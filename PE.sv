==> flow/design.v <==
`timescale 1ns/1ps
module PE#(
    parameter D_W = 16
)
(
    input  logic           I_CLK       ,
    input  logic           I_ASYN_RSTN ,
    input  logic [D_W-1:0] I_X         , 
    input  logic [D_W-1:0] I_W         , 
    input  logic [D_W-1:0] I_D         , 
    input  logic           I_LOAD_LEFT ,
    input  logic           I_LOAD_UP   ,
    output logic [D_W-1:0] O_X         , 
    output logic [D_W-1:0] O_W         ,
    output logic [D_W-1:0] O_D         , 
    output logic           O_LOAD_RIGHT,
    output logic           O_LOAD_DOWN 
);
logic [2*D_W-1:0] o_mul_out  ;
logic             load_signal;
assign load_signal = I_LOAD_LEFT | I_LOAD_UP;
always_ff@(posedge I_CLK or negedge I_ASYN_RSTN)begin
    if (!I_ASYN_RSTN) begin
        O_X     <= 'b0;
        O_W     <= 'b0;
        O_D     <= 'b0;
        O_LOAD_RIGHT <= 0;
        O_LOAD_DOWN  <= 0;
    end else if(load_signal)begin
        O_X     <= I_X;
        O_W     <= I_W;
        if(o_mul_out[12])begin 
            O_D     <= I_D + {o_mul_out[31],o_mul_out[27:13]} + 1; 
        end else begin
            O_D     <= I_D + {o_mul_out[31],o_mul_out[27:13]};
        end
        O_LOAD_RIGHT <= 1;
        O_LOAD_DOWN  <= 1;
    end else begin
        O_X     <= I_X;
        O_W     <= O_W;
        if(o_mul_out[12])begin 
            O_D     <= I_D + {o_mul_out[31],o_mul_out[27:13]} + 1;    
        end else begin
            O_D     <= I_D + {o_mul_out[31],o_mul_out[27:13]};    
        end
        O_LOAD_RIGHT <= 0;
        O_LOAD_DOWN  <= 0;
    end
end
assign o_mul_out = $signed(I_X) * $signed(O_W);
endmodule
== Reports on PE ==
The steps from the RTL of PE to its reports follow in flow order.
Lines are those of the file above, counted from 1.
Operators: Yosys type, input widths -> output width; for muxes data width and select width s.
Library cell names are shortened.
A cell with -- has no value.
Inputs
  top module: PE
  clock: I_CLK
  standard-cell library: sky130hd
  library corner: tt_025C_1v80

== Word level ==
Yosys after proc, flatten, opt, wreduce and memory -nomap, before mapping. Enables and synchronous resets that opt folds into registers are not counted as muxes. Memory bits, and registers merged into a memory's read port (data or address), are not among the register bits. Print and check cells are not counted.
Storage and ports
  flip-flop bits (word level): 49
  input bits: 52
  output and inout port bits: 50
  elaborated cells: 11
Operators by class
  add/subtract/negate cells: 3
  multipliers: 1
  mux-type cells: 2
  bitwise logic cells: 1
Operator list (number)
  $mul 16x16->32: 1
  $add 16x16->16: 2
  $add 16x1->16 const B: 1
  $mux 16: 1
  $or 1x1->1: 1
  $mux 1: 1

== Longest topological paths ==
Depth = most cells in a row (Yosys ltp): at word level without a register or memory, in the mapped netlist without a sequential cell, where the memories' decode and read muxes count.
Depth
  depth in word-level cells: 4
  ABC_AREA: 0
  depth in mapped cells: 34
  mapped depth without buffers: 32

== Synthesis result ==
Source: synth_stat.txt of the flow (Yosys; design flattened, memories mapped). It holds for the ABC_AREA given above (unset counts as 0); a run with the other value may have another netlist.
Synthesis totals
  mapped cells: 1233
  mapped area: 11836.4 um2
  sequential area: 1226.2 um2
  mapped flip-flops: 49
  buffer cells: 38
Cell types (number)
  fa_1: 263
  dfrtp_1: 49
  ha_1: 96
  inv_1: 317
  and2_1: 119
  nand2_1: 137
  xnor2_1: 28
  mux2_2: 15
  a21o_1: 20
  a21oi_1: 27
  clkbuf_1: 36
  nor2_1: 27
  xor2_1: 10
  o21a_1: 8
  nand4_1: 9
  nand2b_1: 8
  o21ai_0: 8
  o311ai_4: 1
Other cell types: 34; their cells: 55.

== Timing after synthesis ==
Source: OpenSTA report_checks on the synthesized netlist (no wires, ideal clock, input and output delay 20% of the period each), path of least setup slack; recovery checks are left aside. Register names are those of the netlist, which keeps one name where synthesis merged equal registers.
Timing after synthesis
  kind: input to register
  start: in I_X[7]
  end: reg O_D[15]
  clock period: 11.9 ns
  external input delay: 2.380 ns
  time at the first pin: 2.380 ns
  arrival: 9.129 ns
  data required time: 11.775 ns
  setup slack: 2.646 ns
  path delay: 6.874 ns
  stages: 33
  synthesis period reached: 9.254 ns
"path delay" = arrival - input delay + setup time.
"stages": output pins that drive a net of the path, with the launching flip-flop's if there is one; two outputs of one cell count as two.
"synthesis period reached" is the clock period less the worst setup slack; recovery checks do not enter. This is arithmetic on one report: input and output delays are still those of the set period (20% each).
The rows between start and end are the longest chain of elaborated cells between them; the timing report does not say that the signal goes this way. Where chains are equally long, one stands for them.
A line is the first line of the expression or statement that the cell stems from. Yosys adds cells for indexed reads and writes and turns some case tables into memories.
At most two assigning lines are given for a register; there are more.
Between the ends, after synthesis
  path through: clkbuf_1 -> nand2_1 -> fa_1 -> inv_1 -> fa_1 -> inv_1 -> fa_1 -> inv_1 -> fa_1 -> fa_1 -> inv_1 -> fa_1 -> inv_1 -> ha_1 -> and4_1 -> and3_1 -> a32oi_1 -> nand2_1 -> o21a_1 -> o21a_1 -> o21a_1 -> nor2_1 -> ha_1 -> clkbuf_1 -> a21o_1 -> a21o_1 -> a21o_1 -> a21oi_1 -> nor2_1 -> a211oi_4 -> o21ai_2 -> xnor2_1 -> xnor2_1
  cells in the longest elaborated chain: 4
  elaborated cells on any way between the ends: 5
Ends and longest elaborated chain, after synthesis
  from (decl): line 8  | input  logic [D_W-1:0] I_X         ,
  $mul 16x16->32: line 51  | assign o_mul_out = $signed(I_X) * $signed(O_W);
  $add 16x16->16: line 33  | O_D     <= I_D + {o_mul_out[31],o_mul_out[27:13]} + 1;
  $add 16x1->16: line 33
  $mux 16: line 32  | if(o_mul_out[12])begin
  to (assign): line 33
  to (assign): line 35  | O_D     <= I_D + {o_mul_out[31],o_mul_out[27:13]};
  to (decl): line 15  | output logic [D_W-1:0] O_D         ,

== Timing after layout ==
Path of least setup slack in the final report of run A (OpenROAD, finished layout, wires in). Where an end is a register, its clock arrival counts in the times.
Timing post-layout
  kind: input to register
  start: in I_X[7]
  end: reg O_D[13]
  clock period: 8.85 ns
  external input delay: 1.77 ns
  time at the first pin: 1.77 ns
  arrival: 8.92 ns
  data required time: 9.08 ns
  setup slack: 0.16 ns
  stages: 33
The rows between start and end are the longest chain of elaborated cells between them; the timing report does not say that the signal goes this way. Where chains are equally long, one stands for them.
At most two assigning lines are given for a register; there are more.
Between the ends, post-layout
  path through: clkdlybuf4s15_1 -> buf_4 -> and2_1 -> fa_1 -> inv_1 -> fa_2 -> fa_1 -> inv_1 -> fa_1 -> fa_1 -> inv_1 -> fa_1 -> inv_1 -> ha_1 -> buf_4 -> nand2_1 -> o211ai_1 -> a21oi_2 -> inv_1 -> o21a_1 -> o21a_1 -> o21a_1 -> nor2_2 -> xnor2_1 -> ha_1 -> a21o_1 -> a21o_1 -> a21oi_2 -> nor2_2 -> a211oi_4 -> o21bai_1 -> a21oi_1 -> xnor2_1
  cells in the longest elaborated chain: 4
  elaborated cells on any way between the ends: 5
Ends and longest elaborated chain, post-layout
  from (decl): line 8  | input  logic [D_W-1:0] I_X         ,
  $mul 16x16->32: line 51  | assign o_mul_out = $signed(I_X) * $signed(O_W);
  $add 16x16->16: line 33  | O_D     <= I_D + {o_mul_out[31],o_mul_out[27:13]} + 1;
  $add 16x1->16: line 33
  $mux 16: line 32  | if(o_mul_out[12])begin
  to (assign): line 33
  to (assign): line 35  | O_D     <= I_D + {o_mul_out[31],o_mul_out[27:13]};
  to (decl): line 15  | output logic [D_W-1:0] O_D         ,

Subject: flow runs of PE

Hi,

Flow measurements of PE on sky130hd: 2 stored runs with different settings, listed in no order. Input and output delays are each 20% of the period that was set; the output load is 0.01 pF.
"achieved clock period (ns)" means the clock period less the worst setup slack. The figure is calculated, with input and output delays left at 20% of the set period.
By "worst setup path time (ns)" is meant the share of the clock period that the worst setup path is allowed (20% is reserved at inputs, 20% at outputs), minus its slack. Clock arrival times at its registers enter into it.

Flow files of run A
==> flow/run.sh <==
#!/bin/bash
# the make line also repeats the synthesis and layout settings of config.mk as NAME=value (left out here)
make -C /OpenROAD-flow-scripts/flow DESIGN_CONFIG=/design/flow/config.mk WORK_HOME=/design/flow/orfs CLKGATE_MAP_FILE= finish
==> flow/config.mk <==
export PLATFORM = sky130hd
export DESIGN_NAME = PE
export DESIGN_NICKNAME = PE
export VERILOG_FILES = /design/flow/design.v
export SDC_FILE = /design/flow/constraint.sdc
export NUM_CORES = 4
export LEC_CHECK = 0
export CAP_MARGIN = 20
export CORE_MARGIN = 2
export CORE_UTILIZATION = 40
export SETUP_SLACK_MARGIN = -0.09
export SLEW_MARGIN = 20
==> flow/constraint.sdc <==
create_clock -name core_clock -period 8.85 [get_ports {I_CLK}]
set_input_delay 1.7700 -clock core_clock [delete_from_list [all_inputs] [get_ports {I_CLK}]]
set_output_delay 1.7700 -clock core_clock [all_outputs]
set_load 0.01 [all_outputs]

report of run A
yosys chip area after synthesis (um^2): 11836.4
finish__design__die__area: 30983.0
finish__design__instance__area__stdcell: 14614.0
finish__design__instance__utilization: 0.5051
finish__timing__setup__ws: 0.159
finish__timing__setup__tns: 0.000
finish__timing__hold__ws: 0.821
achieved clock period (ns): 8.691
worst setup path time (ns): 6.92
worst setup path kind: input to register

Flow files of run B
==> flow/run.sh <==
#!/bin/bash
# the make line also repeats the synthesis and layout settings of config.mk as NAME=value (left out here)
make -C /OpenROAD-flow-scripts/flow DESIGN_CONFIG=/design/flow/config.mk WORK_HOME=/design/flow/orfs CLKGATE_MAP_FILE= finish
==> flow/config.mk <==
export PLATFORM = sky130hd
export DESIGN_NAME = PE
export DESIGN_NICKNAME = PE
export VERILOG_FILES = /design/flow/design.v
export SDC_FILE = /design/flow/constraint.sdc
export NUM_CORES = 4
export LEC_CHECK = 0
export ABC_AREA = 1
export CAP_MARGIN = 20
export CELL_PAD_IN_SITES_DETAIL_PLACEMENT = 2
export CORE_ASPECT_RATIO = 1.42
export CORE_MARGIN = 2
export CORE_UTILIZATION = 60
export CTS_CLUSTER_SIZE = 54
export HOLD_SLACK_MARGIN = 0.26
export MAX_ROUTING_LAYER = met5
export MIN_ROUTING_LAYER = met1
export PLACE_DENSITY_LB_ADDON = 0.08
export SETUP_SLACK_MARGIN = 0.51
export SLEW_MARGIN = 20
==> flow/constraint.sdc <==
create_clock -name core_clock -period 9.53 [get_ports {I_CLK}]
set_input_delay 1.9060 -clock core_clock [delete_from_list [all_inputs] [get_ports {I_CLK}]]
set_output_delay 1.9060 -clock core_clock [all_outputs]
set_load 0.01 [all_outputs]

report of run B: did not finish, place, tool error

Regards
