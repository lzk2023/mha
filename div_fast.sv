==> flow/design.v <==
`timescale 1ns/1ps
module div_fast#(
    parameter D_W = 16,
    parameter FRAC_BIT = 13,     
    parameter USE_IN_SOFTMAX = 0
)(
    input  logic           I_CLK      ,
    input  logic           I_RST_N    ,
    input  logic           I_DIV_START,
    input  logic [D_W-1:0] I_DIVIDEND ,
    input  logic [D_W-1:0] I_DIVISOR  ,
    output logic [D_W-1:0] O_QUOTIENT ,
    output logic           O_VLD      
);
logic              dividend_msb; 
logic [D_W-2+FRAC_BIT:0] dividend_pos; 
logic              divisor_msb; 
logic [D_W-2:0] divisor_pos; 
logic [D_W-1+FRAC_BIT:0] quotient_full;
logic [D_W-2+FRAC_BIT:0] quotient;
logic [(D_W-1+FRAC_BIT)*2-1:0]      temp_dividend;
logic [(D_W-1)+(D_W-1+FRAC_BIT)-1:0]temp_divisor ;
logic [(D_W-1+FRAC_BIT)*2-1:0]      temp_dividend_ff;
logic [(D_W-1)+(D_W-1+FRAC_BIT)-1:0]temp_divisor_ff ;
logic [1:0] count;
enum logic [1:0]{
    S_IDLE = 2'b00,
    S_DIV  = 2'b01,
    S_OUT  = 2'b10
}state;
assign dividend_msb = I_DIVIDEND[D_W-1]  ; 
generate
    if(USE_IN_SOFTMAX == 1)begin
        assign dividend_pos = (dividend_msb ? (~I_DIVIDEND[D_W-2:0]+1):I_DIVIDEND[D_W-2:0]) << FRAC_BIT-8; 
    end else begin
        assign dividend_pos = (dividend_msb ? (~I_DIVIDEND[D_W-2:0]+1):I_DIVIDEND[D_W-2:0]) << FRAC_BIT; 
    end
endgenerate
assign divisor_msb  = I_DIVISOR[D_W-1]   ; 
assign divisor_pos = (divisor_msb ? (~I_DIVISOR[D_W-2:0]+1):I_DIVISOR[D_W-2:0]); 
assign quotient = temp_dividend[D_W-2+FRAC_BIT:0];
assign quotient_msb = dividend_msb ^ divisor_msb;
assign quotient_full[D_W-2+FRAC_BIT:0] = (I_DIVIDEND==0) ? 0 : (quotient_msb ? ~quotient + 1 : quotient);
assign quotient_full[D_W-1+FRAC_BIT] = (I_DIVIDEND==0) ? 0 : quotient_msb;
assign O_QUOTIENT = {quotient_full[D_W-1+FRAC_BIT],quotient_full[D_W-2+(13-FRAC_BIT):(13-FRAC_BIT)]}; 
integer i;
always_comb begin
    temp_dividend = temp_dividend_ff;
    temp_divisor  = temp_divisor_ff ;
    for(i=0;i<7;i=i+1)begin    
        temp_dividend = {temp_dividend,1'b0};
        if(temp_dividend >= temp_divisor)begin
            temp_dividend = temp_dividend - temp_divisor + 1'b1; 
        end else begin
            temp_dividend = temp_dividend;
        end
    end
end
always_ff @(posedge I_CLK or negedge I_RST_N)begin
    if(!I_RST_N)begin
        state <= S_IDLE;
        temp_dividend_ff <= 0;
        temp_divisor_ff  <= 0;
        count <= 0;
        O_VLD <= 0;
    end else begin
        case(state)
            S_IDLE:begin
                if(I_DIV_START)begin
                    state <= S_DIV;
                    temp_dividend_ff <= {{(D_W-1+FRAC_BIT){1'b0}},dividend_pos};
                    temp_divisor_ff  <= {divisor_pos,{(D_W-1+FRAC_BIT){1'b0}}};
                    count <= 0;
                    O_VLD <= 0;
                end else begin
                    state <= S_IDLE;
                    temp_dividend_ff <= 0;
                    temp_divisor_ff  <= 0;
                    count <= 0;
                    O_VLD <= 0;
                end
            end
            S_DIV:begin
                if(I_DIV_START)begin
                    if(count < 2'b10)begin
                        state <= S_DIV;
                        temp_dividend_ff <= temp_dividend;
                        temp_divisor_ff  <= temp_divisor ;
                        count <= count + 1;
                        O_VLD <= 0;
                    end else begin                              
                        state <= S_OUT;
                        temp_dividend_ff <= temp_dividend;
                        temp_divisor_ff  <= temp_divisor ;
                        count <= 0;
                        O_VLD <= 1;
                    end
                end else begin
                    state <= S_IDLE;
                    temp_dividend_ff <= 0;
                    temp_divisor_ff  <= 0;
                    count <= 0;
                    O_VLD <= 0;
                end
            end
            S_OUT:begin
                state <= S_IDLE;
                temp_dividend_ff <= 0;
                temp_divisor_ff  <= 0;
                count <= 0;
                O_VLD <= 0;
            end
        endcase
    end
end
endmodule
# From RTL to reports: div_fast
# The steps from the RTL of div_fast to its reports follow in flow order.
# Lines are those of the file above, counted from 1.
# A cell with -- has no value.
dict set report inputs {
  design {div_fast}
  clock {I_CLK}
  lib {sky130hd}
  lib_corner {tt_025C_1v80}
}

# Elaborated design
# Source: Yosys, flattened and elaborated, memories not mapped. Widths are those after wreduce. Registers that Yosys merges into a memory's read port (data or address) are not register bits. Print and check cells do not count. Equal cells are merged and count once.
dict set report word_totals {
  ramBits 0
  input_bits 35
  mem_bits_ro 0
  reg_bits 103
  latch_bits 0
  clocked_rd_ports_x_width 0
  n_memories 0
}
dict set report op_classes {
  mul 0
  n_shift 0
  eq_ne 3
  add_sub_neg 18
  reduce_and_logical 6
  compare 8
  bitwise 4
  n_mux 28
  div 0
}
# op n
set ops {}
lappend ops {{two-way mux 55 bit} 8}
lappend ops {{greater-or-equal comparator 56 x 43 -> 1 bit} 7}
lappend ops {{adder 55 x 1 -> 55 bit (second input constant)} 7}
lappend ops {{subtractor 55 x 43 -> 55 bit} 7}
lappend ops {{case mux 55 bit (select 3 bit)} 1}
lappend ops {{case mux 43 bit (select 3 bit)} 1}
lappend ops {{two-way mux 43 bit} 2}
lappend ops {{two-way mux 15 bit} 4}
lappend ops {{adder 15 x 1 -> 15 bit (second input constant)} 3}
lappend ops {{inverter 15 bit} 3}
lappend ops {{two-way mux 28 bit} 1}
lappend ops {{zero test 16 bit} 1}
lappend ops {{two-way mux 2 bit} 4}
lappend ops {{case mux 2 bit (select 3 bit)} 1}
lappend ops {{case mux 2 bit (select 2 bit)} 1}
lappend ops {{two-way mux 1 bit} 4}
lappend ops {{nonzero test 3 bit} 1}
lappend ops {{adder 2 x 1 -> 2 bit (second input constant)} 1}
lappend ops {{== test 2 x 1 -> 1 bit (second input constant)} 1}
lappend ops {{less-than comparator 2 bit (second input constant)} 1}
lappend ops {{== test 2 bit (second input constant)} 1}
lappend ops {{!= test 2 bit (second input constant)} 1}
lappend ops {{zero test 2 bit} 1}
lappend ops {{AND reduction 2 bit} 1}
lappend ops {{nonzero test 2 bit} 1}
lappend ops {{OR reduction 2 bit} 1}
lappend ops {{case mux 1 bit (select 2 bit)} 1}
lappend ops {{bitwise XOR 1 bit} 1}

# Longest topological paths
# Yosys ltp: most cells in a row. Word level: on the elaborated netlist, between registers, memories and ports. Mapped: between sequential cells and ports; inverters and the memories' decode and read muxes count.
dict set report depth {
  depth_word 25
  ABC_AREA 0
  mapped_depth 141
}

# Netlist
# The flow's flattened synthesis, as Yosys stat reports it; memories are mapped. The netlist is that of the ABC_AREA named above (0 if unset); the other value can give another one.
# cell_type n area_total_um2
set types {}
lappend types {sky130_fd_sc_hd__ha_1 662 8.28E+03}
lappend types {sky130_fd_sc_hd__a21oi_1 527 2637.53}
lappend types {sky130_fd_sc_hd__xnor2_1 215 1.88E+03}
lappend types {sky130_fd_sc_hd__dfrtp_1 75 1876.8}
lappend types {sky130_fd_sc_hd__inv_1 436 1636.57}
lappend types {sky130_fd_sc_hd__nor2_1 434 1.63E+03}
lappend types {sky130_fd_sc_hd__o21ai_0 302 1511.45}
lappend types {sky130_fd_sc_hd__a21o_1 185 1.39E+03}
lappend types {sky130_fd_sc_hd__nand2_1 364 1366.31}
lappend types {sky130_fd_sc_hd__xor2_1 133 1.16E+03}
lappend types {sky130_fd_sc_hd__fa_1 42 840.806}
lappend types {sky130_fd_sc_hd__o21bai_1 84 630.605}
lappend types {sky130_fd_sc_hd__nand4_1 100 625.6}
lappend types {sky130_fd_sc_hd__mux2i_1 61 610.586}
lappend types {sky130_fd_sc_hd__mux2_2 48 540.518}
lappend types {sky130_fd_sc_hd__nand3_1 95 475.456}
lappend types {sky130_fd_sc_hd__nor2b_1 72 450.432}
lappend types {sky130_fd_sc_hd__o21a_1 58 435.418}
# Other cell types: 96; their cells: 975.
dict set report mapped {
  ff_cells 76
  area_um2 34883.5
  seq_area_um2 1903.1
  cell_count 4868
}

# Worst setup path after synthesis
# OpenSTA on the mapped netlist: ideal clock, no wires. The path of least setup slack (recovery checks aside). Input and output delay are each 20% of the period. Register names are those of the netlist, which keeps one name where synthesis merged equal registers.
dict set report synth_path {
  kind {register to output}
  startpoint {register temp_divisor_ff[41]}
  endpoint {output O_QUOTIENT[14]}
  period_ns 29.3
  n_path_buf 29
  t_first_pin_ns 0.000
  stages 130
  output_delay_ns 5.860
  required_time_ns 23.440
  arrival_time_ns 23.694
  slack_ns -0.254
  delay_ns 23.694
  synth_period_reached_ns 29.554
}
# "delay_ns" = arrival - input delay + setup time.
# At an output port there is no setup time.
# "stages" counts driving pins, that of a launching flip-flop among them; a cell with two outputs on the path counts twice.
# "synth_period_reached_ns" = period - worst setup slack (recovery checks aside). The figure is calculated, with input and output delays left at 20% of the set period.
# Between the ends stands the longest chain of elaborated cells between them, by number of cells; it is not shown to be the way that was timed. Of several equally long chains one is given.
# Each line given opens the expression or statement behind the cell; cells for indexed reads and writes are added by Yosys, which also makes memories of some case tables.
# A register here has more assigning lines than the two given.
dict set report synth_via {
  cell_sequence {sky130_fd_sc_hd__dfrtp_1 sky130_fd_sc_hd__inv_1 sky130_fd_sc_hd__fa_1 sky130_fd_sc_hd__nand4b_1 sky130_fd_sc_hd__o2111a_1 sky130_fd_sc_hd__o211ai_1 sky130_fd_sc_hd__o31a_1 sky130_fd_sc_hd__or2_1 sky130_fd_sc_hd__buf_2 sky130_fd_sc_hd__inv_2 sky130_fd_sc_hd__clkbuf_1 sky130_fd_sc_hd__clkbuf_1 sky130_fd_sc_hd__clkbuf_1 sky130_fd_sc_hd__clkbuf_1 sky130_fd_sc_hd__buf_1 sky130_fd_sc_hd__nor2_1 sky130_fd_sc_hd__a21oi_1 sky130_fd_sc_hd__inv_1 [... 94 more ...] sky130_fd_sc_hd__o21bai_1 sky130_fd_sc_hd__a211oi_1 sky130_fd_sc_hd__inv_1 sky130_fd_sc_hd__o21ai_0 sky130_fd_sc_hd__a211oi_1 sky130_fd_sc_hd__o211a_1 sky130_fd_sc_hd__mux2_4 sky130_fd_sc_hd__buf_6 sky130_fd_sc_hd__buf_2 sky130_fd_sc_hd__buf_2 sky130_fd_sc_hd__ha_1 sky130_fd_sc_hd__nand2_1 sky130_fd_sc_hd__nor3_1 sky130_fd_sc_hd__o2111ai_1 sky130_fd_sc_hd__a22oi_1 sky130_fd_sc_hd__o2bb2ai_1 sky130_fd_sc_hd__or3_1 sky130_fd_sc_hd__a21oi_1}
  elab_chain_cells 24
}
# element line
set synth_lines {}
lappend synth_lines {{start, declared} 24} ;# logic [(D_W-1)+(D_W-1+FRAC_BIT)-1:0]temp_divisor_ff ;
lappend synth_lines {{start, assigned} 72} ;# temp_divisor_ff  <= {divisor_pos,{(D_W-1+FRAC_BIT){1'b0}}};
lappend synth_lines {{start, assigned} 88} ;# temp_divisor_ff  <= temp_divisor ;
lappend synth_lines {{subtractor 55 x 43 -> 55 bit} 53} ;# temp_dividend = temp_dividend - temp_divisor + 1'b1;
lappend synth_lines {{adder 55 x 1 -> 55 bit} 53}
lappend synth_lines {{two-way mux 55 bit} 52} ;# if(temp_dividend >= temp_divisor)begin
lappend synth_lines {{subtractor 55 x 43 -> 55 bit} 53}
lappend synth_lines {{adder 55 x 1 -> 55 bit} 53}
lappend synth_lines {{two-way mux 55 bit} 52}
lappend synth_lines {{subtractor 55 x 43 -> 55 bit} 53}
lappend synth_lines {{[... 9 more ...]} --}
lappend synth_lines {{adder 55 x 1 -> 55 bit} 53}
lappend synth_lines {{two-way mux 55 bit} 52}
lappend synth_lines {{greater-or-equal comparator 56 x 43 -> 1 bit} 52}
lappend synth_lines {{two-way mux 55 bit} 52}
lappend synth_lines {{inverter 15 bit} 43} ;# assign quotient_full[D_W-2+FRAC_BIT:0] = (I_DIVIDEND==0) ? 0 : (quotient_msb ? ~quotient + 1 : quotient);
lappend synth_lines {{adder 15 x 1 -> 15 bit} 43}
lappend synth_lines {{two-way mux 15 bit x2} 43}
lappend synth_lines {{end, declared} 12} ;# output logic [D_W-1:0] O_QUOTIENT ,

# Worst path after layout
# From the final timing report of flow run A: the path of least setup slack in the routed layout; clock arrival at registers is part of the times.
dict set report layout_path {
  kind {register to output}
  startpoint {register temp_divisor_ff[40]}
  endpoint {output O_QUOTIENT[14]}
  period_ns 24.6
  arrival_time_ns 20.29
  required_time_ns 19.68
  n_path_buf 19
  t_first_pin_ns 0.36
  output_delay_ns 4.92
  stages 116
  slack_ns -0.61
}
# Between the ends stands the longest chain of elaborated cells between them, by number of cells; it is not shown to be the way that was timed. Of several equally long chains one is given.
# A register here has more assigning lines than the two given.
dict set report layout_via {
  cell_sequence {sky130_fd_sc_hd__dfrtp_1 sky130_fd_sc_hd__inv_2 sky130_fd_sc_hd__ha_4 sky130_fd_sc_hd__fa_2 sky130_fd_sc_hd__nand4b_1 sky130_fd_sc_hd__o2111a_1 sky130_fd_sc_hd__o211ai_1 sky130_fd_sc_hd__o31a_1 sky130_fd_sc_hd__or2_4 sky130_fd_sc_hd__buf_12 sky130_fd_sc_hd__buf_8 sky130_fd_sc_hd__buf_6 sky130_fd_sc_hd__a21oi_1 sky130_fd_sc_hd__buf_4 sky130_fd_sc_hd__ha_2 sky130_fd_sc_hd__fa_2 sky130_fd_sc_hd__and3_4 sky130_fd_sc_hd__and2_0 [... 80 more ...] sky130_fd_sc_hd__nand2_1 sky130_fd_sc_hd__nand2_1 sky130_fd_sc_hd__nand2_2 sky130_fd_sc_hd__a221oi_4 sky130_fd_sc_hd__nand3_1 sky130_fd_sc_hd__mux2i_1 sky130_fd_sc_hd__o22ai_1 sky130_fd_sc_hd__a221oi_2 sky130_fd_sc_hd__mux2_4 sky130_fd_sc_hd__ha_4 sky130_fd_sc_hd__nand2_4 sky130_fd_sc_hd__nor3_4 sky130_fd_sc_hd__nand4_1 sky130_fd_sc_hd__a22oi_2 sky130_fd_sc_hd__o2bb2ai_2 sky130_fd_sc_hd__or3_1 sky130_fd_sc_hd__a21oi_2 sky130_fd_sc_hd__buf_2}
  elab_chain_cells 24
}
# element line
set layout_lines {}
lappend layout_lines {{start, declared} 24} ;# logic [(D_W-1)+(D_W-1+FRAC_BIT)-1:0]temp_divisor_ff ;
lappend layout_lines {{start, assigned} 72} ;# temp_divisor_ff  <= {divisor_pos,{(D_W-1+FRAC_BIT){1'b0}}};
lappend layout_lines {{start, assigned} 88} ;# temp_divisor_ff  <= temp_divisor ;
lappend layout_lines {{subtractor 55 x 43 -> 55 bit} 53} ;# temp_dividend = temp_dividend - temp_divisor + 1'b1;
lappend layout_lines {{adder 55 x 1 -> 55 bit} 53}
lappend layout_lines {{two-way mux 55 bit} 52} ;# if(temp_dividend >= temp_divisor)begin
lappend layout_lines {{subtractor 55 x 43 -> 55 bit} 53}
lappend layout_lines {{adder 55 x 1 -> 55 bit} 53}
lappend layout_lines {{two-way mux 55 bit} 52}
lappend layout_lines {{subtractor 55 x 43 -> 55 bit} 53}
lappend layout_lines {{[... 9 more ...]} --}
lappend layout_lines {{adder 55 x 1 -> 55 bit} 53}
lappend layout_lines {{two-way mux 55 bit} 52}
lappend layout_lines {{greater-or-equal comparator 56 x 43 -> 1 bit} 52}
lappend layout_lines {{two-way mux 55 bit} 52}
lappend layout_lines {{inverter 15 bit} 43} ;# assign quotient_full[D_W-2+FRAC_BIT:0] = (I_DIVIDEND==0) ? 0 : (quotient_msb ? ~quotient + 1 : quotient);
lappend layout_lines {{adder 15 x 1 -> 15 bit} 43}
lappend layout_lines {{two-way mux 15 bit x2} 43}
lappend layout_lines {{end, declared} 12} ;# output logic [D_W-1:0] O_QUOTIENT ,

# Design div_fast on sky130hd. What follows are 2 stored runs of the flow, each under its own settings; their order means nothing. The constraints put input and output delay at 20% of the set period each and load the outputs with 0.01 pF.
# By "achieved_period_ns" is meant the clock period of the run minus its worst setup slack. This is arithmetic on one report: input and output delays are still those of the set period (20% each).
# "worst_path_ns" is the time allowed to the run's worst setup path (the clock period less input and output delay, where it has them) less its slack. Clock arrival times count: a late capture clock shortens it, a late launch clock lengthens it.
run="flow run A" settings period_ns=24.6 CAP_MARGIN=20 CORE_MARGIN=2 CORE_UTILIZATION=40 SLEW_MARGIN=20
run="flow run A" results final_stdcell_area_um2=57891.8 timing.setup.tns_ns=-5.124 post_route_util_pct=66.8 achieved_period_ns=25.211 synth_chip_area_um2=34883.5 final_setup_ws_ns=-0.611 dieArea_um2=89586.5 worst_path_ns=20.29 worstPathKind="register to output"
run="flow run B" settings period_ns=20.3 CORE_UTILIZATION=49 SETUP_SLACK_MARGIN=2.59 PLACE_DENSITY_LB_ADDON=0.28 CELL_PAD_IN_SITES_GLOBAL_PLACEMENT=0 TNS_END_PERCENT=35 GPL_ROUTABILITY_DRIVEN=0 CTS_CLUSTER_SIZE=57 MAX_ROUTING_LAYER="met5" CAP_MARGIN=20 CORE_MARGIN=2 SLEW_MARGIN=20
run="flow run B" outcome="did not finish, routing stopped with GRT-0232"
