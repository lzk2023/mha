==> flow/design.v <==
`timescale 1ns/1ps
module divider#(
    parameter D_W = 16
)(
    input  logic           I_CLK      ,
    input  logic           I_RST_N    ,
    input  logic           I_DIV_START, 
    input  logic [D_W-1:0] I_DIVIDEND , 
    input  logic [D_W-1:0] I_DIVISOR  , 
    output logic [D_W-1:0] O_QUOTIENT , 
    output logic           O_OUT_VLD    
);
localparam K_W     = $clog2(D_W-1+13);
enum logic [3:0] {
    S_IDLE  = 4'b0001,
    S_START = 4'b0010,
    S_CALC  = 4'b0100,
    S_END   = 4'b1000 
} state;
logic              dividend_msb ;
logic [D_W-2+13:0] dividend_pos ;
logic              divisor_msb  ;
logic [D_W-2:0]    divisor_pos  ;
logic [D_W-2+13:0] div_sub;
logic [D_W-1+13:0] quotient_full;
logic [D_W-2+13:0]  dividend_pos_ff;
logic [D_W-2+13:0]  quotient_ff    ;
logic [K_W-1:0]     k              ;
assign dividend_msb = I_DIVIDEND[D_W-1]  ; 
assign dividend_pos = (dividend_msb ? (~I_DIVIDEND[D_W-2:0]+1):I_DIVIDEND[D_W-2:0]) << 13; 
assign divisor_msb  = I_DIVISOR[D_W-1]   ; 
assign divisor_pos  = divisor_msb ? (~I_DIVISOR[D_W-2:0]+1):I_DIVISOR[D_W-2:0]; 
assign div_sub = dividend_pos_ff-divisor_pos;
assign quotient_full[D_W-2+13:0] = (quotient_ff == 0) ? 0 : 
                            quotient_full[D_W-1+13] ? ~quotient_ff+1 : quotient_ff;
assign quotient_full[D_W-1+13] = (quotient_ff == 0) ? 0 : dividend_msb ^ divisor_msb;
assign O_OUT_VLD = (state == S_END) ? 1'b1 : 1'b0;
assign O_QUOTIENT = {quotient_full[D_W-1+13],quotient_full[D_W-2:0]};
always_ff@(posedge I_CLK or negedge I_RST_N)begin  
    if(!I_RST_N)begin
        dividend_pos_ff <= 'b0   ;
        quotient_ff     <= 'b0   ;
        k               <= D_W-2+13 ;
        state           <= S_IDLE;
    end else begin
        case(state)
        S_IDLE :begin
            dividend_pos_ff <= 'b0  ;
            quotient_ff     <= 'b0  ;
            k               <= D_W-2+13;
            if(I_DIV_START)begin
                state <= S_START;
            end else begin
                state <= state;
            end
        end
        S_START:begin
            if(I_DIV_START)begin
                dividend_pos_ff <= {{(D_W-2+13){1'b0}},dividend_pos[k]};
                quotient_ff <= 'b0;
                state <= S_CALC;
            end else begin
                state <= S_IDLE;
            end
        end
        S_CALC :begin
            if(I_DIV_START)begin
                if(dividend_pos_ff >= divisor_pos)begin
                    quotient_ff[k] <= 1;
                    if(k != 0)begin
                        dividend_pos_ff <= {div_sub[D_W-3+13:0],dividend_pos[k-1]};
                        k <= k-1;
                    end else begin
                        state <= S_END;
                    end
                end else begin
                    quotient_ff[k] <= 0;
                    if(k != 0)begin
                        dividend_pos_ff <= {dividend_pos_ff[D_W-3+13:0],dividend_pos[k-1]};
                        k <= k-1;
                    end else begin
                        state <= S_END;
                    end
                end
            end else begin
                state <= S_IDLE;
            end
        end
        S_END  :begin
            dividend_pos_ff <= 'b0   ;
            quotient_ff     <= 'b0   ;
            k               <= D_W-2+13 ;
            state           <= S_IDLE;
        end
        default:begin
            dividend_pos_ff <= 'b0   ;
            quotient_ff     <= 'b0   ;
            k               <= D_W-2+13 ;
            state           <= S_IDLE;
        end
        endcase
    end
end
endmodule
======== Reports on divider ========
Tool output for the design above, in the order of the flow.
Lines are those of the file above, counted from 1.
Library cell names are shortened.
Not given: n/a
design
  design top .............................. divider
  clock port .............................. I_CLK
  cell library ............................ sky130hd
  corner .................................. tt_025C_1v80

======== After elaboration ========
Source: Yosys, flattened and elaborated, memories not mapped. Widths are those after wreduce. Registers that Yosys merges into a memory's read port (data or address) are not register bits. Print and check cells do not count. Equal cells are merged and count once.
storage and ports
  bits in registers ....................... 65
  cells after elaboration ................. 64
  input bits .............................. 35
cells by class
  shift-type cells ........................ 4
  reduce/logical cells .................... 6
  add/sub/neg operators ................... 6
  muxes and demuxes ....................... 24
  order comparisons ....................... 1
  bitwise gates (word level) .............. 9
  equal/unequal tests ..................... 10
operators with widths
  kind                                                   count
  two-way mux 28 bit                                     8
  parallel mux 28 bit (select 2 bit)                     2
  two-way mux 15 bit                                     4
  variable shift 1 x 6 -> 28 bit (first input constant)  2
  OR 28 bit                                              2
  adder 15 x 1 -> 15 bit (second input constant)         3
  NOT 15 bit                                             3
  variable part select 28 x 32 -> 1 bit                  1
  greater-or-equal comparator 28 x 15 -> 1 bit           1
  bitwise AND 28 bit                                     1
  variable part select 28 x 5 -> 1 bit                   1
  NOT 28 bit                                             1
  zero test 28 bit                                       1
  subtractor 27 x 15 -> 27 bit                           1
  parallel mux 4 bit (select 3 bit)                      1
  two-way mux 4 bit                                      3
  parallel mux 5 bit (select 2 bit)                      1
  two-way mux 5 bit                                      2
  != test 2 bit (second input constant)                  4
  != test 3 bit (second input constant)                  2
  AND reduction 3 bit                                    2
  subtractor 5 x 1 -> 6 bit (second input constant)      1
  negator 5 -> 6 bit                                     1
  nonzero test 5 bit                                     1
  AND reduction 2 bit                                    2
  equality test 4 x 1 -> 1 bit (second input constant)   1
  equality test 4 x 2 -> 1 bit (second input constant)   1
  equality test 4 x 3 -> 1 bit (second input constant)   1
Other operator kinds: 5; their cells: 6.

======== Logic depth ========
Yosys ltp: most cells in a row. Word level: on the elaborated netlist, between registers, memories and ports. Mapped: between sequential cells and ports; inverters and the memories' decode and read muxes count.
logic depth
  word-level depth ........................ 8
  ABC_AREA ................................ 0
  gate-level depth with buffers ........... 18
  depth with buffers taken out ............ 16

======== After synthesis ========
The flow's flattened synthesis, as Yosys stat reports it; memories are mapped. The netlist is that of the ABC_AREA named above (0 if unset); the other value can give another one.
synthesis totals
  synthesis area .......................... 5330.1 um^2
  cells in the netlist .................... 672
  flip-flop cells ......................... 65
  sequential part of the area ............. 1632.8 um^2
  buffers ................................. 36
cell types
  cell      count  area in all (um^2)
  dfrtp_1   60     1501.44
  xnor2_1   35     306.544
  ha_1      24     300.288
  nand2_1   80     300.288
  o21ai_1   58     290.278
  xor2_1    31     271.51
  o21ai_0   48     240.23
  a21oi_1   45     225.216
  nor2_1    44     165.158
  dfstp_2   5      131.376
  clkbuf_1  30     112.608
  o21a_1    13     97.594
  inv_1     21     78.826
  nor4_1    12     75.072
  o31ai_1   10     75.072
  nand3_1   14     70.067
  nand2b_1  10     62.56
  nor2b_1   10     62.56
Not listed: further types 42, cells in them 122.

======== Path before layout ========
OpenSTA on the mapped netlist: ideal clock, no wires. The path of least setup slack (recovery checks aside). Input and output delay are each 20% of the period. Register names are those of the netlist, which keeps one name where synthesis merged equal registers.
timing post-synthesis
  path kind ............................... input-to-reg
  start ................................... input I_DIVISOR[6]
  end ..................................... register dividend_pos_ff[14]
  stages .................................. 15
  input delay ............................. 882 ps
  arrival time ............................ 4016 ps
  path slack .............................. 273 ps
  period .................................. 4410 ps
  data required time ...................... 4289 ps
  path delay .............................. 3255 ps
  library setup time ...................... 121 ps
  synthesis period reached ................ 4137 ps
"path delay" = arrival - input delay + setup time.
"stages" counts driving pins, that of a launching flip-flop among them; a cell with two outputs on the path counts twice.
"synthesis period reached" is the clock period less the worst setup slack; recovery checks do not enter. This is arithmetic on one report: input and output delays are still those of the set period (20% each).
The rows between start and end are the longest chain of elaborated cells between them; the timing report does not say that the signal goes this way. Where chains are equally long, one stands for them.
A line is the first line of the expression or statement that the cell stems from. Yosys adds cells for indexed reads and writes and turns some case tables into memories.
A register here has more assigning lines than the two given.
on the way, post-synthesis
  cells stage by stage .................... nor4_1 -> nand2b_1 -> o21ai_0 -> nand2_1 -> xnor2_1 -> ha_1 -> or4_1 -> or3_1 -> a211oi_1 -> and2_1 -> and2_1 -> buf_2 -> buf_2 -> o31ai_1 -> a22o_1
  length of the longest elaborated chain .. 8
ends and longest elaborated chain, post-synthesis
  what                                line  RTL
  start, declared                     9     input  logic [D_W-1:0] I_DIVISOR  ,
  NOT 15 bit                          32    assign divisor_pos  = divisor_msb ? (~I_DIVISOR[D_W-2:0]+1):I_DIVISOR[D_W-2:0];
  adder 15 x 1 -> 15 bit              32
  two-way mux 15 bit                  32
  subtractor 27 x 15 -> 27 bit        33    assign div_sub = dividend_pos_ff-divisor_pos;
  two-way mux 28 bit                  70    if(k != 0)begin
  two-way mux 28 bit                  68    if(dividend_pos_ff >= divisor_pos)begin
  two-way mux 28 bit                  67    if(I_DIV_START)begin
  parallel mux 28 bit (select 2 bit)  46    case(state)
  end, assigned                       59    dividend_pos_ff <= {{(D_W-2+13){1'b0}},dividend_pos[k]};
  end, assigned                       71    dividend_pos_ff <= {div_sub[D_W-3+13:0],dividend_pos[k-1]};
  end, declared                       26    logic [D_W-2+13:0]  dividend_pos_ff;

======== Worst path after layout ========
From the final timing report of run 2: the path of least setup slack in the routed layout; clock arrival at registers is part of the times.
The path's times are printed in steps of 10 ps; the period is the one set.
timing post-layout
  path kind ............................... input-to-reg
  start ................................... input I_DIVISOR[3]
  end ..................................... register dividend_pos_ff[4]
  library setup time ...................... 120 ps
  input delay ............................. 480 ps
  period .................................. 2410 ps
  path slack .............................. -800 ps
  stages .................................. 16
  data required time ...................... 2630 ps
  arrival time ............................ 3420 ps
The rows between start and end are the longest chain of elaborated cells between them; the timing report does not say that the signal goes this way. Where chains are equally long, one stands for them.
A register here has more assigning lines than the two given.
on the way, post-layout
  cells stage by stage .................... buf_8 -> nor4_4 -> nand2b_4 -> o21ai_4 -> nand2_2 -> xnor2_2 -> ha_2 -> or4_4 -> or3_4 -> a211oi_2 -> and2_4 -> and2_4 -> buf_8 -> nor2_2 -> a21oi_1 -> o21ai_1
  length of the longest elaborated chain .. 8
ends and longest elaborated chain, post-layout
  what                                line  RTL
  start, declared                     9     input  logic [D_W-1:0] I_DIVISOR  ,
  NOT 15 bit                          32    assign divisor_pos  = divisor_msb ? (~I_DIVISOR[D_W-2:0]+1):I_DIVISOR[D_W-2:0];
  adder 15 x 1 -> 15 bit              32
  two-way mux 15 bit                  32
  subtractor 27 x 15 -> 27 bit        33    assign div_sub = dividend_pos_ff-divisor_pos;
  two-way mux 28 bit                  70    if(k != 0)begin
  two-way mux 28 bit                  68    if(dividend_pos_ff >= divisor_pos)begin
  two-way mux 28 bit                  67    if(I_DIV_START)begin
  parallel mux 28 bit (select 2 bit)  46    case(state)
  end, assigned                       59    dividend_pos_ff <= {{(D_W-2+13){1'b0}},dividend_pos[k]};
  end, assigned                       71    dividend_pos_ff <= {div_sub[D_W-3+13:0],dividend_pos[k-1]};
  end, declared                       26    logic [D_W-2+13:0]  dividend_pos_ff;

Add stored flow runs of divider

Settings and measured results of 2 stored flow runs for module divider (sky130hd), not sorted in any way. The constraints put input and output delay at 20% of the set period each and load the outputs with 0.01 pF.
"time of the worst setup path" means the part of the period allowed to the worst setup path (the constraints hold back 20% at inputs and 20% at outputs) less its slack; where the path has registers, the arrival times of their clocks count too.
"time of the worst setup path" is given in steps of 10 ps.

---- run 1 ----
settings
  period_ns = 7.42
  CORE_UTILIZATION = 57
  CORE_MARGIN = 4
  CELL_PAD_IN_SITES_GLOBAL_PLACEMENT = 2
  TNS_END_PERCENT = 45
  ABC_AREA = 0
  GPL_TIMING_DRIVEN = 0
  CTS_CLUSTER_DIAMETER = 176
  SLEW_MARGIN = 20
  MIN_ROUTING_LAYER = met2
  MAX_ROUTING_LAYER = met5
  CAP_MARGIN = 20
results
  incomplete, placement halted on GPL-0301

---- run 2 ----
settings
  period_ns = 2.41
  CAP_MARGIN = 20
  CORE_MARGIN = 2
  CORE_UTILIZATION = 40
  SLEW_MARGIN = 20
results
  Yosys chip area after synthesis ......... 5330.1 um^2
  time of the worst setup path ............ 2720 ps
  worst setup path kind ................... input-to-reg
  utilization after layout ................ 65.7%
  worst slack on setup checks ............. -795 ps
  post-route setup TNS .................... -42455 ps
  overall die area ........................ 14264.7 um^2
